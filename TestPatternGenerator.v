==> flow/design.v <==
module ML_lfsr(data_out,complete,reset,clock, counter);
input reset;
input clock;
output [8:0] data_out;
output complete;
reg complete; 
reg [8:0] lfsr_reg;		 
output reg [8:0] counter; 
reg tap;
always@(posedge clock or posedge reset)
begin
   if(reset == 1)
begin
lfsr_reg <= 9'b101001010;   
counter <= 9'b000000000;   
end
   else
begin
tap = lfsr_reg[8] ^ lfsr_reg[5];    
lfsr_reg[8:0] <= { lfsr_reg[7:0], tap };
counter = counter + 1;
if(counter < 9'b111111110)  
     complete = 0;
else
      complete = 1; 
end
   end
assign data_out = lfsr_reg;    
endmodule
---- Reports on ML_lfsr ----
The steps from the RTL of ML_lfsr to its reports follow in flow order.
Line numbers count from 1 in the design file above.
Operators: Yosys type, input widths -> output width; for muxes data width and select width s.
The mark -- stands for no value.
inputs
  design top .............................. ML_lfsr
  clock ................................... clock
  cell library ............................ sky130hd
  library corner .......................... tt_025C_1v80

---- After elaboration ----
Source: Yosys, flattened and elaborated, memories not mapped. Widths are those after wreduce; folded enables and synchronous resets count as part of the registers. Registers that Yosys merges into a memory's read port (data or address) are not register bits. Print and check cells do not count. Equal cells are merged and count once.
bit counts
  output and inout port bits .............. 19
  register bits ........................... 19
  clocked read ports x word width ......... 0
  memory cells ............................ 0
  bits in latches ......................... 0
  memory bits (writable) .................. 0
  ROM bits ................................ 0
  elaborated cells ........................ 7
cells by class
  reduce/logical cells .................... 0
  bitwise operators ....................... 1
  $lt $le $gt $ge ......................... 1
  multipliers ............................. 0
  eq/ne operators ......................... 0
  add/sub/neg operators ................... 1
  shifts and indexed selects .............. 0
  div/mod/pow operators ................... 0
  muxes and demuxes ....................... 1
operators by type and width
  kind                 number
  $add 9x1->9 const B  1
  $lt 9x9->1 const B   1
  $xor 1x1->1          1
  $mux 1               1

---- Logic depth ----
Longest topological path by Yosys (ltp), each cell counted once; first at word level (registers and memories cut), then after technology mapping (sequential cells cut; the memories' decode and read muxes count).
logic depth
  depth in word-level cells ............... 3
  ABC_AREA ................................ 0
  depth in mapped cells ................... 4
  depth with buffers taken out ............ 4

---- Mapped cells and area ----
Source: synth_stat.txt of the flow (Yosys; design flattened, memories mapped). It holds for the ABC_AREA given above (unset counts as 0); a run with the other value may have another netlist.
mapped netlist
  synthesis area .......................... 664.4 um^2
  buffer cells ............................ 0
  mapped flip-flops ....................... 19
  cell count .............................. 43
cell types
  cell                       number  area in all (um^2)
  sky130_fd_sc_hd__dfrtp_1   14      350.336
  sky130_fd_sc_hd__dfstp_2   4       105.101
  sky130_fd_sc_hd__xnor2_1   4       35.034
  sky130_fd_sc_hd__xor2_1    4       35.034
  sky130_fd_sc_hd__edfxtp_1  1       30.029
  sky130_fd_sc_hd__nand3_1   4       20.019
  sky130_fd_sc_hd__xor2_2    1       16.266
  sky130_fd_sc_hd__nor4b_2   1       15.014
  sky130_fd_sc_hd__ha_1      1       12.512
  sky130_fd_sc_hd__nand4_1   2       12.512
  sky130_fd_sc_hd__inv_1     3       11.261
  sky130_fd_sc_hd__and4_2    1       10.01
  sky130_fd_sc_hd__nor2_1    2       7.507
  sky130_fd_sc_hd__nand2_1   1       3.754

---- Worst setup path after synthesis ----
Path of least setup slack by OpenSTA after synthesis, without wires, with an ideal clock, recovery checks aside; 20% of the period is set as input and as output delay. Where synthesis merged equal registers, the netlist keeps one of their names.
timing path after synthesis
  path type ............................... register to register
  from .................................... register counter[0]
  to ...................................... register complete
  stages on the path ...................... 5
  period .................................. 1990 ps
  library setup time ...................... 169 ps
  path delay .............................. 1346 ps
  arrival time ............................ 1177 ps
  setup slack ............................. 644 ps
  synthesis period reached ................ 1346 ps
"path delay" is the arrival time less input delay plus setup time.
"stages on the path" counts driving pins, that of a launching flip-flop among them; a cell with two outputs on the path counts twice.
"synthesis period reached" is the clock period less the worst setup slack; recovery checks do not enter. This is arithmetic on one report: input and output delays are still those of the set period (20% each).
The rows between start and end are the longest chain of elaborated cells between them; the timing report does not say that the signal goes this way. Where chains are equally long, one stands for them.
A line is the first line of the expression or statement that the cell stems from. Yosys adds cells for indexed reads and writes and turns some case tables into memories.
on the way, after synthesis
  cell sequence ........................... sky130_fd_sc_hd__dfrtp_1 > sky130_fd_sc_hd__ha_1 > sky130_fd_sc_hd__xor2_2 > sky130_fd_sc_hd__nand3_1 > sky130_fd_sc_hd__nor4b_2
  length of the longest elaborated chain .. 3
RTL lines, path after synthesis
  item             line  RTL
  start, declared  8     output reg [8:0] counter;
  start, assigned  15    counter <= 9'b000000000;
  start, assigned  21    counter = counter + 1;
  $add 9x1->9      21
  $lt 9x9->1       22    if(counter < 9'b111111110)
  $mux 1           22
  end, assigned    23    complete = 0;
  end, assigned    25    complete = 1;
  end, declared    5     output complete;

---- Timing after layout ----
Path of least setup slack in the final report of flow run 1 (OpenROAD, finished layout, wires in). Where an end is a register, its clock arrival counts in the times.
The path's times are printed in steps of 10 ps; the period is the one set.
timing path after layout
  path type ............................... register to output
  from .................................... register lfsr_reg[1]
  to ...................................... output port data_out[1]
  arrival time ............................ 1370 ps
  period .................................. 2330 ps
  setup slack ............................. 490 ps
  stages on the path ...................... 2
on the way, after layout
  cell sequence ........................... sky130_fd_sc_hd__dfstp_2 > sky130_fd_sc_hd__clkdlybuf4s50_1
  length of the longest elaborated chain .. 0
RTL lines, path after layout
  item             line  RTL
  start, declared  7     reg [8:0] lfsr_reg;
  start, assigned  14    lfsr_reg <= 9'b101001010;
  start, assigned  20    lfsr_reg[8:0] <= { lfsr_reg[7:0], tap };
  end, declared    4     output [8:0] data_out;

Ticket comment

2 stored runs of ML_lfsr in the flow (synthesis by Yosys, layout by OpenROAD, sky130hd cells), in arbitrary order. Constraints: input delay and output delay 20% of the set period each, output load 0.01 pF.
"clock period achieved" is the run's clock period less its worst setup slack. It is reckoned from that one timing run; input and output delays stay at 20% of the period that was set.
By "time of the worst setup path" is meant the share of the clock period that the worst setup path is allowed (20% is reserved at inputs, 20% at outputs), minus its slack. Clock arrival times at its registers enter into it.
"total power of the final layout": no workload was simulated; the value follows from the tool's default switching activity.
"time of the worst setup path" is given in steps of 10 ps.

======== flow run 1 ========
==> flow/run.sh <==
#!/bin/bash
# the make line also repeats the synthesis and layout settings of config.mk as NAME=value (left out here)
make -C /OpenROAD-flow-scripts/flow DESIGN_CONFIG=/design/flow/config.mk WORK_HOME=/design/flow/orfs CLKGATE_MAP_FILE= finish
==> flow/config.mk <==
export PLATFORM = sky130hd
export DESIGN_NAME = ML_lfsr
export DESIGN_NICKNAME = ML_lfsr
export VERILOG_FILES = /design/flow/design.v
export SDC_FILE = /design/flow/constraint.sdc
export NUM_CORES = 4
export LEC_CHECK = 0
export ABC_AREA = 0
export CAP_MARGIN = 20
export CELL_PAD_IN_SITES_DETAIL_PLACEMENT = 0
export CELL_PAD_IN_SITES_GLOBAL_PLACEMENT = 1
export CORE_MARGIN = 7
export CORE_UTILIZATION = 23
export GPL_TIMING_DRIVEN = 1
export MIN_ROUTING_LAYER = met1
export PLACE_DENSITY_LB_ADDON = 0.26
export SLEW_MARGIN = 20
export TNS_END_PERCENT = 60
==> flow/constraint.sdc <==
create_clock -name core_clock -period 2.33 [get_ports {clock}]
set_input_delay 0.4660 -clock core_clock [delete_from_list [all_inputs] [get_ports {clock}]]
set_output_delay 0.4660 -clock core_clock [all_outputs]
set_load 0.01 [all_outputs]

-------- measured, flow run 1 --------
  mapped cell area after synthesis ........ 664.4 um^2
  overall die area ........................ 4589.4 um^2
  standard-cell area after layout ......... 938.4 um^2
  utilization ............................. 34.0 %
  setup slack of the critical path ........ 491 ps
  sum of negative setup slack ............. 0 ps
  total power of the final layout ......... 0.5069 mW
  clock period achieved ................... 1839 ps
  time of the worst setup path ............ 1370 ps
  critical path kind ...................... register to output

======== flow run 2 ========
==> flow/run.sh <==
#!/bin/bash
# the make line also repeats the synthesis and layout settings of config.mk as NAME=value (left out here)
make -C /OpenROAD-flow-scripts/flow DESIGN_CONFIG=/design/flow/config.mk WORK_HOME=/design/flow/orfs CLKGATE_MAP_FILE= finish
==> flow/config.mk <==
export PLATFORM = sky130hd
export DESIGN_NAME = ML_lfsr
export DESIGN_NICKNAME = ML_lfsr
export VERILOG_FILES = /design/flow/design.v
export SDC_FILE = /design/flow/constraint.sdc
export NUM_CORES = 4
export LEC_CHECK = 0
export CAP_MARGIN = 20
export CORE_MARGIN = 2
export CORE_UTILIZATION = 56
export GPL_ROUTABILITY_DRIVEN = 0
export MAX_ROUTING_LAYER = met5
export MIN_ROUTING_LAYER = met2
export PLACE_DENSITY_LB_ADDON = 0.04
export SETUP_SLACK_MARGIN = 0.27
export SLEW_MARGIN = 20
==> flow/constraint.sdc <==
create_clock -name core_clock -period 1.63 [get_ports {clock}]
set_input_delay 0.3260 -clock core_clock [delete_from_list [all_inputs] [get_ports {clock}]]
set_output_delay 0.3260 -clock core_clock [all_outputs]
set_load 0.01 [all_outputs]

-------- measured, flow run 2 --------
  mapped cell area after synthesis ........ 664.4 um^2
  overall die area ........................ 1478.0 um^2
  standard-cell area after layout ......... 999.7 um^2
  utilization ............................. 90.0 %
  setup slack of the critical path ........ 208 ps
  sum of negative setup slack ............. 0 ps
  total power of the final layout ......... 0.7405 mW
  clock period achieved ................... 1422 ps
  time of the worst setup path ............ 1420 ps
  critical path kind ...................... register to register
